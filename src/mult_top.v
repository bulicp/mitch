==> flow/design.v <==
`timescale 1ns / 1ps
module MITCH(
    input [15:0] x,
    input [15:0] y,
    output [31:0] p
    );
	wire [15:0] x_abs;
	wire [15:0] y_abs;
	assign x_abs = x ^ {16{x[15]}};
	assign y_abs = y ^ {16{y[15]}};
	wire [15:0] kx;
	wire zero_x;
	wire [3:0] code_x;
	LOD16 LODx (
		.data_i(x_abs),
		.zero_o(zero_x),
		.data_o(kx)
	 ); 
	PriorityEncoder_16 PEx (
		.data_i(kx),
		.code_o(code_x)
	 ); 
	wire [15:0] ky;
	wire zero_y;
	wire [3:0] code_y;
	LOD16 LODy (
		.data_i(y_abs),
		.zero_o(zero_y),
		.data_o(ky)
	 ); 
	PriorityEncoder_16 PEy (
			.data_i(ky),
			.code_o(code_y)
		 ); 
	wire [3:0] code_x_inv;
	wire [15:0] barrel_x;
	assign code_x_inv = ~code_x;
	Barrel16L BShiftx (
		.data_i(x_abs),
		.shift_i(code_x_inv),
		.data_o(barrel_x)
 	 ); 
	wire [3:0] code_y_inv;
	wire [15:0] barrel_y;
	assign code_y_inv = ~code_y;
	Barrel16L BShifty (
		.data_i(y_abs),
		.shift_i(code_y_inv),
		.data_o(barrel_y)
 	 );
	wire [19:0] op1;
	wire [19:0] op2;
	wire [19:0] L;
	wire c_in;
	assign op1 = {1'b0,code_x,barrel_x[14:0]};
	assign op2 = {1'b0,code_y,barrel_y[14:0]};
    assign L = op1 + op2;
	wire [31:0] tmp_out; 
	AntiLog anti_log(
		.data_i(L),
		.data_o(tmp_out)
	);
	wire prod_sign; 
	wire [31:0] tmp_sign;
	assign prod_sign = x[15] ^ y[15];
	assign tmp_sign = {32{prod_sign}} ^ tmp_out;
	wire not_zero;
	assign not_zero = (~zero_x | x[15] | x[0]) & (~zero_y | y[15] | y[0]);
	assign p = not_zero ? tmp_sign : 32'b0;
endmodule
module AntiLog(
	input [19:0] data_i,
	output [31:0] data_o
	);
	wire [31:0] l1_in;
	wire [31:0] l1_out;
	wire [4:0] k_enc;
	wire [4:0] k_enc_inc;
	assign l1_in = {16'b0,1'b1,data_i[14:0]};
	assign k_enc = {1'b0,data_i[18:15]};
	carry_lookahead_inc inc_inst(
     .i_add1(k_enc),
     .o_result(k_enc_inc)
     );	
	Barrel32L L1shift (
		.data_i(l1_in),
		.shift_i(k_enc_inc),
		.data_o(l1_out)
 	 );
	wire [15:0] r_in;
	wire [15:0] r_out;
	wire [3:0] enc;
	assign enc = ~data_i[18:15];
	assign r_in = {1'b1,data_i[14:0]};
	Barrel16R Rshift (
		.data_i(r_in),
		.shift_i(enc),
		.data_o(r_out)
 	 );
	wire lr;
	wire [15:0] out_msb;
	assign lr = data_i[19];
	assign out_msb = {16{lr}} & l1_out[31:16];
	wire [15:0] out_lsb;
	assign out_lsb = lr ? l1_out[15:0] : r_out;
	assign data_o = {out_msb,out_lsb};
endmodule
module PriorityEncoder_16_old(
    input [15:0] data_i,
    output reg [3:0] code_o
    );
	always @*
		case (data_i)
	      16'b0000000000000001 : code_o = 4'b0000;
         16'b0000000000000010 : code_o = 4'b0001;
         16'b0000000000000100 : code_o = 4'b0010;
         16'b0000000000001000 : code_o = 4'b0011;
         16'b0000000000010000 : code_o = 4'b0100;
         16'b0000000000100000 : code_o = 4'b0101;
         16'b0000000001000000 : code_o = 4'b0110;
         16'b0000000010000000 : code_o = 4'b0111;
		 16'b0000000100000000 : code_o = 4'b1000;
         16'b0000001000000000 : code_o = 4'b1001;
         16'b0000010000000000 : code_o = 4'b1010;
         16'b0000100000000000 : code_o = 4'b1011;
         16'b0001000000000000 : code_o = 4'b1100;
         16'b0010000000000000 : code_o = 4'b1101;
         16'b0100000000000000 : code_o = 4'b1110;
         16'b1000000000000000 : code_o = 4'b1111;
			default     : code_o = 4'b0000;
		endcase
endmodule
module PriorityEncoder_16(
    input [15:0] data_i,
    output [3:0] code_o
    );
    wire [7:0] tmp0;
    assign tmp0 = {data_i[15],data_i[13],data_i[11],data_i[9],data_i[7],data_i[5],data_i[3],data_i[1]};
    OR_tree code0(tmp0,code_o[0]);
    wire [7:0] tmp1;
    assign tmp1 = {data_i[15],data_i[14],data_i[11],data_i[10],data_i[7],data_i[6],data_i[3],data_i[2]};
    OR_tree code1(tmp1,code_o[1]);
    wire [7:0] tmp2;
    assign tmp2 = {data_i[15],data_i[14],data_i[13],data_i[12],data_i[7],data_i[6],data_i[5],data_i[4]};
    OR_tree code2(tmp2,code_o[2]);
    wire [7:0] tmp3;
    assign tmp3 = {data_i[15],data_i[14],data_i[13],data_i[12],data_i[11],data_i[10],data_i[9],data_i[8]};
    OR_tree code3(tmp3,code_o[3]);
endmodule
module OR_tree(
    input [7:0] data_i,
    output data_o
    );
    wire [3:0] tmp1;
    wire [1:0] tmp2;
    assign tmp1 = data_i[3:0] | data_i[7:4];
    assign tmp2 = tmp1[1:0] | tmp2[3:2];
    assign data_o = tmp2[0] | tmp2[1];
endmodule
module LOD4(
    input [3:0] data_i,
    output [3:0] data_o
    );
	 wire mux0;
	 wire mux1;
	 wire mux2;
	 assign mux2 = (data_i[3]==1) ? 1'b0 : 1'b1;
	 assign mux1 = (data_i[2]==1) ? 1'b0 : mux2;
	 assign mux0 = (data_i[1]==1) ? 1'b0 : mux1;
	 assign data_o[3] = data_i[3];
	 assign data_o[2] =(mux2 & data_i[2]);
	 assign data_o[1] =(mux1 & data_i[1]);
	 assign data_o[0] =(mux0 & data_i[0]);
endmodule
module Muxes2in1Array4(
    input [3:0] data_i,
    input select_i,
    output [3:0] data_o
    );
	assign data_o[3] = select_i ? data_i[3] : 1'b0;
	assign data_o[2] = select_i ? data_i[2] : 1'b0;
	assign data_o[1] = select_i ? data_i[1] : 1'b0;
	assign data_o[0] = select_i ? data_i[0] : 1'b0;
endmodule
module LOD16(
    input [15:0] data_i,
    output zero_o,
    output [15:0] data_o
    );
	 wire [15:0] z;
	 wire [3:0] select;
	 wire [3:0] zdet;
	 assign zdet[3] = data_i[15] | data_i[14] | data_i[13] | data_i[12];
	 assign zdet[2] = data_i[11] | data_i[10] | data_i[9] | data_i[8];
	 assign zdet[1] = data_i[7] | data_i[6] | data_i[5] | data_i[4];
	 assign zdet[0] = data_i[3] | data_i[2] | data_i[1] | data_i[0];
	 assign zero_o = ~(zdet[3] | zdet[2] | zdet[1] | zdet[0]);
	 LOD4 lod4_3 (
		.data_i(data_i[15:12]), 
		.data_o(z[15:12])
	 );
	 LOD4 lod4_2 (
		.data_i(data_i[11:8]), 
		.data_o(z[11:8])
	 );
	 LOD4 lod4_1 (
		.data_i(data_i[7:4]), 
		.data_o(z[7:4])
	 );
	 LOD4 lod4_0 (
		.data_i(data_i[3:0]), 
		.data_o(z[3:0])
	 );
	 LOD4 lod4_middle (
		.data_i(zdet), 
		.data_o(select)
	 );
	 Muxes2in1Array4 Inst_MUX214_3 (
		.data_i(z[15:12]), 
		.select_i(select[3]), 
		.data_o(data_o[15:12])
    );
	 Muxes2in1Array4 Inst_MUX214_2 (
		.data_i(z[11:8]), 
		.select_i(select[2]), 
		.data_o(data_o[11:8])
    );
	 Muxes2in1Array4 Inst_MUX214_1 (
		.data_i(z[7:4]), 
		.select_i(select[1]), 
		.data_o(data_o[7:4])
    );
	 Muxes2in1Array4 Inst_MUX214_0 (
		.data_i(z[3:0]), 
		.select_i(select[0]), 
		.data_o(data_o[3:0])
    );
endmodule
module Barrel16L(
    input [15:0] data_i,
    input [3:0] shift_i,
    output reg [15:0] data_o
    );
   always @*
      case (shift_i)
         4'b0000: data_o = data_i;
         4'b0001: data_o = data_i << 1;
         4'b0010: data_o = data_i << 2;
         4'b0011: data_o = data_i << 3;
         4'b0100: data_o = data_i << 4;
         4'b0101: data_o = data_i << 5;
         4'b0110: data_o = data_i << 6;
         4'b0111: data_o = data_i << 7;
         4'b1000: data_o = data_i << 8;
         4'b1001: data_o = data_i << 9;
         4'b1010: data_o = data_i << 10;
         4'b1011: data_o = data_i << 11;
         4'b1100: data_o = data_i << 12;
         4'b1101: data_o = data_i << 13;
         4'b1110: data_o = data_i << 14;
         default: data_o = data_i << 15;
      endcase
endmodule
module Barrel16R(
    input [15:0] data_i,
    input [3:0] shift_i,
    output reg [15:0] data_o
    );
   always @*
      case (shift_i)
         4'b0000: data_o = data_i;
         4'b0001: data_o = data_i >> 1;
         4'b0010: data_o = data_i >> 2;
         4'b0011: data_o = data_i >> 3;
         4'b0100: data_o = data_i >> 4;
         4'b0101: data_o = data_i >> 5;
         4'b0110: data_o = data_i >> 6;
         4'b0111: data_o = data_i >> 7;
         4'b1000: data_o = data_i >> 8;
         4'b1001: data_o = data_i >> 9;
         4'b1010: data_o = data_i >> 10;
         4'b1011: data_o = data_i >> 11;
         4'b1100: data_o = data_i >> 12;
         4'b1101: data_o = data_i >> 13;
         4'b1110: data_o = data_i >> 14;
         default: data_o = data_i >> 15;
      endcase
endmodule
module Barrel32L(
    input [31:0] data_i,
    input [4:0] shift_i,
    output reg [31:0] data_o
    );
   always @*
      case (shift_i)
         5'b00000: data_o = data_i;
         5'b00001: data_o = data_i << 1;
         5'b00010: data_o = data_i << 2;
         5'b00011: data_o = data_i << 3;
         5'b00100: data_o = data_i << 4;
         5'b00101: data_o = data_i << 5;
         5'b00110: data_o = data_i << 6;
         5'b00111: data_o = data_i << 7;
         5'b01000: data_o = data_i << 8;
         5'b01001: data_o = data_i << 9;
         5'b01010: data_o = data_i << 10;
         5'b01011: data_o = data_i << 11;
         5'b01100: data_o = data_i << 12;
         5'b01101: data_o = data_i << 13;
         5'b01110: data_o = data_i << 14;
		 5'b01111: data_o = data_i << 15;
         default:  data_o = data_i << 16;
      endcase
endmodule
module FAd(a,b,c,cy,sm);
	input a,b,c;
	output cy,sm;
	wire x,y,z;
	xor x1(x,a,b);
	xor x2(sm,x,c);
	and a1(y,a,b);
	and a2(z,x,c);
	or o1(cy,y,z);
endmodule
module carry_lookahead_adder
  #(parameter WIDTH = 16)
  (
   input [WIDTH-1:0] i_add1,
   input [WIDTH-1:0] i_add2,
	input cin,
   output [WIDTH-1:0]  o_result
   );
  wire [WIDTH:0]     w_C;
  wire [WIDTH-1:0]   w_G, w_P, w_SUM;
  genvar  ii;
  generate
    for (ii=0; ii<WIDTH; ii=ii+1) 
      begin: mod_carry
        FA full_adder_inst
            ( 
              .a(i_add1[ii]),
              .b(i_add2[ii]),
              .c(w_C[ii]),
              .sm(w_SUM[ii]),
              .cy()
              );
      end
  endgenerate
  genvar jj;
  generate
    for (jj=0; jj<WIDTH; jj=jj+1) 
      begin: mod_sum
        assign w_G[jj]   = i_add1[jj] & i_add2[jj];
        assign w_P[jj]   = i_add1[jj] | i_add2[jj];
        assign w_C[jj+1] = w_G[jj] | (w_P[jj] & w_C[jj]);
      end
  endgenerate
  assign w_C[0] = cin; 
  assign o_result = {w_SUM};    
endmodule  
module FA(a,b,c,cy,sm);
	input a,b,c;
	output cy,sm;
	wire x,y,z;
	xor x1(x,a,b);
	xor x2(sm,x,c);
	and a1(y,a,b);
	and a2(z,x,c);
	or o1(cy,y,z);
endmodule
module carry_lookahead_inc
  (
   input [4:0] i_add1,
   output [4:0]  o_result
   );
  wire [5:0]     w_C;
  wire [4:0]   w_SUM;
  genvar  ii;
  generate 
    for (ii=0; ii<5; ii=ii+1) 
      begin: once_told
         assign w_SUM[ii] = i_add1[ii] ^ w_C[ii];
      end
  endgenerate
  genvar jj;
  generate
    for (jj=0; jj<5; jj=jj+1) 
      begin : someone
        assign w_C[jj+1] = (i_add1[jj] & w_C[jj]);
      end
  endgenerate
  assign w_C[0] = 1'b1;  
  assign o_result = w_SUM;    
endmodule  
`timescale 1ns / 10ps
module mult_top(
    input clk,
    input  [15:0] x,
    input  [15:0] y,
    output reg [31:0] p_out
    );
    wire [31:0] P_vec;
    reg [15:0] X_vec;
    reg [15:0] Y_vec;
    MITCH mult(X_vec,Y_vec,P_vec); 
    always @(posedge clk) 
    begin
        p_out = P_vec;
        X_vec = x;
        Y_vec = y;
    end
endmodule 
### From RTL to reports: mult_top

Tool output for the design above, in the order of the flow.
Line numbers count from 1 in the design file above.
Operators: Yosys type, input widths -> output width; for muxes data width and select width s.
Library cell names are shortened.
Not given: -

| inputs | value |
|---|---|
| design top | mult_top |
| clock input | clk |
| standard-cell library | sky130hd |
| corner | tt_025C_1v80 |

### Word-level counts

Counts by Yosys on the flattened word-level netlist (proc, flatten, opt, wreduce; memories kept). Register bits leave out memories and registers merged into their read ports (data or address); mux counts leave out enables and synchronous resets folded into registers. Print and check cells are left out. Cells with the same type and inputs are merged into one.

| word-level totals | value |
|---|---|
| ROM bits | 0 |
| output and inout bits | 32 |
| bits in writable memories | 0 |
| input port bits | 33 |
| latch bits | 0 |
| cells after elaboration | 86 |
| clocked read ports x word width | 0 |
| bits in registers | 64 |
| memories | 0 |

| cells by class | value |
|---|---|
| eq/ne operators | 29 |
| reductions and logical operators | 2 |
| add/sub/neg operators | 1 |
| div/mod/pow operators | 0 |
| shift operators | 0 |
| multiply operators | 0 |
| bitwise gates (word level) | 48 |
| muxes and demuxes | 3 |
| magnitude comparators | 0 |

Operator list:

| operator | count |
|---|---|
| $pmux 32 s16 | 1 |
| $pmux 16 s15 | 1 |
| $eq 5x4->1 const B | 8 |
| $or 1x1->1 | 34 |
| $xor 16x16->16 | 2 |
| $xor 32x32->32 | 1 |
| $eq 4x4->1 const B | 7 |
| $add 19x19->20 | 1 |
| $eq 5x3->1 const B | 4 |
| $and 16x16->16 | 1 |
| $eq 4x3->1 const B | 4 |
| $mux 16 | 1 |
| $eq 5x2->1 const B | 2 |
| $eq 4x2->1 const B | 2 |
| $eq 5x1->1 const B | 1 |
| $logic_not 5->1 | 1 |
| $and 1x1->1 | 4 |
| $xor 1x1->1 | 4 |
| $eq 4x1->1 const B | 1 |
| $not 4->4 | 1 |
| $logic_not 4->1 | 1 |
| $not 1->1 | 1 |

### Depth

Yosys ltp: most cells in a row. Word level: on the elaborated netlist, between registers, memories and ports. Mapped: between sequential cells and ports; inverters and the memories' decode and read muxes count.

| depth | value |
|---|---|
| word-level depth | 10 |
| ABC_AREA | 0 |
| depth in mapped cells | 14 |
| gate-level depth less buffers | 10 |

### Mapped cells and area

The flow's flattened synthesis, as Yosys stat reports it; memories are mapped. The netlist is that of the ABC_AREA named above (0 if unset); the other value can give another one.
The area totals of this step are shown rounded.

Cells by type:

| type | count | total area (µm²) |
|---|---|---|
| dfxtp_1 | 50 | 1,000.96 |
| xor2_1 | 40 | 350.336 |
| mux2i_1 | 21 | 210.202 |
| ha_1 | 14 | 175.168 |
| xnor2_1 | 18 | 157.651 |
| buf_4 | 16 | 120.115 |
| a21oi_1 | 21 | 105.101 |
| o21ai_0 | 14 | 70.067 |
| nand3_1 | 10 | 50.048 |
| nor2_1 | 13 | 48.797 |
| a21o_1 | 6 | 45.043 |
| and3_1 | 5 | 31.28 |
| o211ai_1 | 4 | 30.029 |
| or4_1 | 4 | 30.029 |
| a2111oi_4 | 1 | 27.526 |
| nand2_1 | 7 | 26.275 |
| nor4_1 | 4 | 25.024 |
| or3_1 | 4 | 25.024 |

Not listed: further types 31, cells in them 58.

| mapped netlist | value |
|---|---|
| mapped area | 2,960 µm² |
| mapped cells | 310 |
| buffers | 28 |
| flip-flops | 50 |

The figures by module come from a second, unflattened synthesis with its own total; it is not the netlist above.

| unflattened totals | value |
|---|---|
| cell total of the unflattened synthesis | 1,533 |
| area total of the unflattened synthesis | 11,100 µm² |

Each row is one instance without its submodules.

By module:

| module | sequential area (µm²) | area (µm²) | cells | instances |
|---|---|---|---|---|
| Barrel32L | 0.0 | 3,390 | 523 | 1 |
| Barrel16L | 0.0 | 1,200 | 190 | 2 |
| MITCH | 0.0 | 1,640 | 232 | 1 |
| Barrel16R | 0.0 | 1,280 | 190 | 1 |
| mult_top | 1,280 | 1,280 | 64 | 1 |
| LOD4 | 0.0 | 36.3 | 4 | 10 |
| AntiLog | 0.0 | 330 | 41 | 1 |
| Muxes2in1Array4 | 0.0 | 25.0 | 4 | 8 |
| LOD16 | 0.0 | 50.0 | 5 | 2 |
| OR_tree | 0.0 | 11.3 | 2 | 8 |
| carry_lookahead_inc | 0.0 | 50.0 | 5 | 1 |
| PriorityEncoder_16 | 0.0 | 0.0 | 0 | 2 |

### Path before layout

Source: OpenSTA report_checks on the synthesized netlist (no wires, ideal clock, input and output delay 20% of the period each), path of least setup slack; recovery checks are left aside. Register names are those of the netlist, which keeps one name where synthesis merged equal registers.

| timing path after synthesis | value |
|---|---|
| path type | flip-flop to flip-flop |
| from | register Y_vec[15] |
| to | register p_out[22] |
| library setup time | 72 ps |
| path delay | 3,147 ps |
| buffers on the path | 4 |
| stages on the path | 14 |
| arrival | 3,075 ps |
| setup slack | 3,403 ps |
| time at the first pin | 0 ps |
| clock period | 6,550 ps |
| synthesis period reached | 3,147 ps |

"path delay" = arrival - input delay + setup time.
"stages on the path" counts driving pins, that of a launching flip-flop among them; a cell with two outputs on the path counts twice.
"synthesis period reached" = period - worst setup slack (recovery checks aside). The figure is calculated, with input and output delays left at 20% of the set period.
The rows between start and end are the longest chain of elaborated cells between them; the timing report does not say that the signal goes this way. Where chains are equally long, one stands for them.
A line is the first line of the expression or statement that the cell stems from. Yosys adds cells for indexed reads and writes and turns some case tables into memories.

| between the ends, after synthesis | value |
|---|---|
| path through | dfxtp_1 > buf_6 > buf_2 > buf_1 > xor2_1 > ha_1 > a21oi_1 > a21oi_1 > o211ai_2 > a2111oi_4 > o21a_4 > buf_12 > mux2i_1 > mux2i_1 |
| cells in the longest elaborated chain | 10 |
| elaborated cells on any way between the ends | 47 |

Ends and longest elaborated chain, after synthesis:

| element | RTL line | source |
|---|---|---|
| start, declared | 404 | `reg [15:0] Y_vec;` |
| start, assigned | 410 | `Y_vec = y;` |
| $xor 16x16->16 | 10 | `assign y_abs = y ^ {16{y[15]}};` |
| $or 1x1->1 (3 in a row) | 193 | `assign zdet[3] = data_i[15] \| data_i[14] \| data_i[13] \| data_i[12];` |
| $or 1x1->1 (3 in a row) | 197 | `assign zero_o = ~(zdet[3] \| zdet[2] \| zdet[1] \| zdet[0]);` |
| $or 1x1->1 (2 in a row) | 68 | `assign not_zero = (~zero_x \| x[15] \| x[0]) & (~zero_y \| y[15] \| y[0]);` |
| $and 1x1->1 | 68 |  |
| end, assigned | 408 | `p_out = P_vec;` |
| end, declared | 400 | `output reg [31:0] p_out` |

### Timing after layout

Path of least setup slack in the final report of entry B (OpenROAD, finished layout, wires in). Where an end is a register, its clock arrival counts in the times.
The report prints the path's times to 10 ps; the period is as set.

| timing path post-layout | value |
|---|---|
| path type | flip-flop to flip-flop |
| from | register Y_vec[15] |
| to | register p_out[15] |
| stages on the path | 11 |
| library setup time | 60 ps |
| setup slack | -360 ps |
| clock period | 2,340 ps |
| buffers on the path | 2 |
| time at the first pin | 310 ps |
| arrival | 2,950 ps |

The rows between start and end are the longest chain of elaborated cells between them; the timing report does not say that the signal goes this way. Where chains are equally long, one stands for them.

| between the ends, post-layout | value |
|---|---|
| path through | dfxtp_4 > buf_8 > xor2_1 > ha_1 > a21o_1 > a21oi_1 > a2111oi_4 > o21a_4 > buf_6 > or3_1 > a21oi_2 |
| cells in the longest elaborated chain | 10 |
| elaborated cells on any way between the ends | 64 |

Ends and longest elaborated chain, post-layout:

| element | RTL line | source |
|---|---|---|
| start, declared | 404 | `reg [15:0] Y_vec;` |
| start, assigned | 410 | `Y_vec = y;` |
| $xor 16x16->16 | 10 | `assign y_abs = y ^ {16{y[15]}};` |
| $or 1x1->1 (3 in a row) | 193 | `assign zdet[3] = data_i[15] \| data_i[14] \| data_i[13] \| data_i[12];` |
| $or 1x1->1 (3 in a row) | 197 | `assign zero_o = ~(zdet[3] \| zdet[2] \| zdet[1] \| zdet[0]);` |
| $or 1x1->1 (2 in a row) | 68 | `assign not_zero = (~zero_x \| x[15] \| x[0]) & (~zero_y \| y[15] \| y[0]);` |
| $and 1x1->1 | 68 |  |
| end, assigned | 408 | `p_out = P_vec;` |
| end, declared | 400 | `output reg [31:0] p_out` |

# Flow runs of mult_top

Measured results for mult_top: 2 stored runs of the Yosys and OpenROAD flow on sky130hd. The settings differ; the order carries no meaning. The constraints put input and output delay at 20% of the set period each and load the outputs with 0.01 pF.
"reached clock period": clock period set for the run, less the worst setup slack. It is reckoned from that one timing run; input and output delays stay at 20% of the period that was set.
"worst setup path time" is the time allowed to the run's worst setup path (the clock period less input and output delay, where it has them) less its slack. Clock arrival times count: a late capture clock shortens it, a late launch clock lengthens it.
"power": no workload was simulated; the value follows from the tool's default switching activity.
"worst setup path time" is known to 10 ps.
Measured values are rounded.

#### Entry A

| setting | value |
|---|---|
| period_ns | `3.16` |
| CORE_UTILIZATION | `72` |
| SETUP_SLACK_MARGIN | `0.36` |
| CELL_PAD_IN_SITES_DETAIL_PLACEMENT | `2` |
| TNS_END_PERCENT | `50` |
| ABC_AREA | `1` |
| CTS_CLUSTER_SIZE | `65` |
| CTS_CLUSTER_DIAMETER | `366` |
| CAP_MARGIN | `20` |
| CORE_MARGIN | `2` |
| SLEW_MARGIN | `20` |

No results, placement failed with a tool error.

#### Entry B

| setting | value |
|---|---|
| period_ns | `2.34` |
| CORE_UTILIZATION | `52` |
| PLACE_DENSITY_LB_ADDON | `0.13` |
| CELL_PAD_IN_SITES_GLOBAL_PLACEMENT | `1` |
| CELL_PAD_IN_SITES_DETAIL_PLACEMENT | `0` |
| GPL_TIMING_DRIVEN | `1` |
| CTS_CLUSTER_DIAMETER | `280` |
| CAP_MARGIN | `20` |
| CORE_MARGIN | `2` |
| SLEW_MARGIN | `20` |

| result | value |
|---|---|
| worst hold slack after layout | 583 ps |
| worst setup path time | 2,700 ps |
| worst setup path type | flip-flop to flip-flop |
| standard-cell area after layout | 4,560 µm² |
| power | 0.00361 W |
| post-route utilization | 0.827 |
| setup slack of the critical path | -357 ps |
| area of the synthesized netlist | 2,960 µm² |
| reached clock period | 2,697 ps |
| die area | 6,310 µm² |
| total negative slack on setup checks | -5,230 ps |
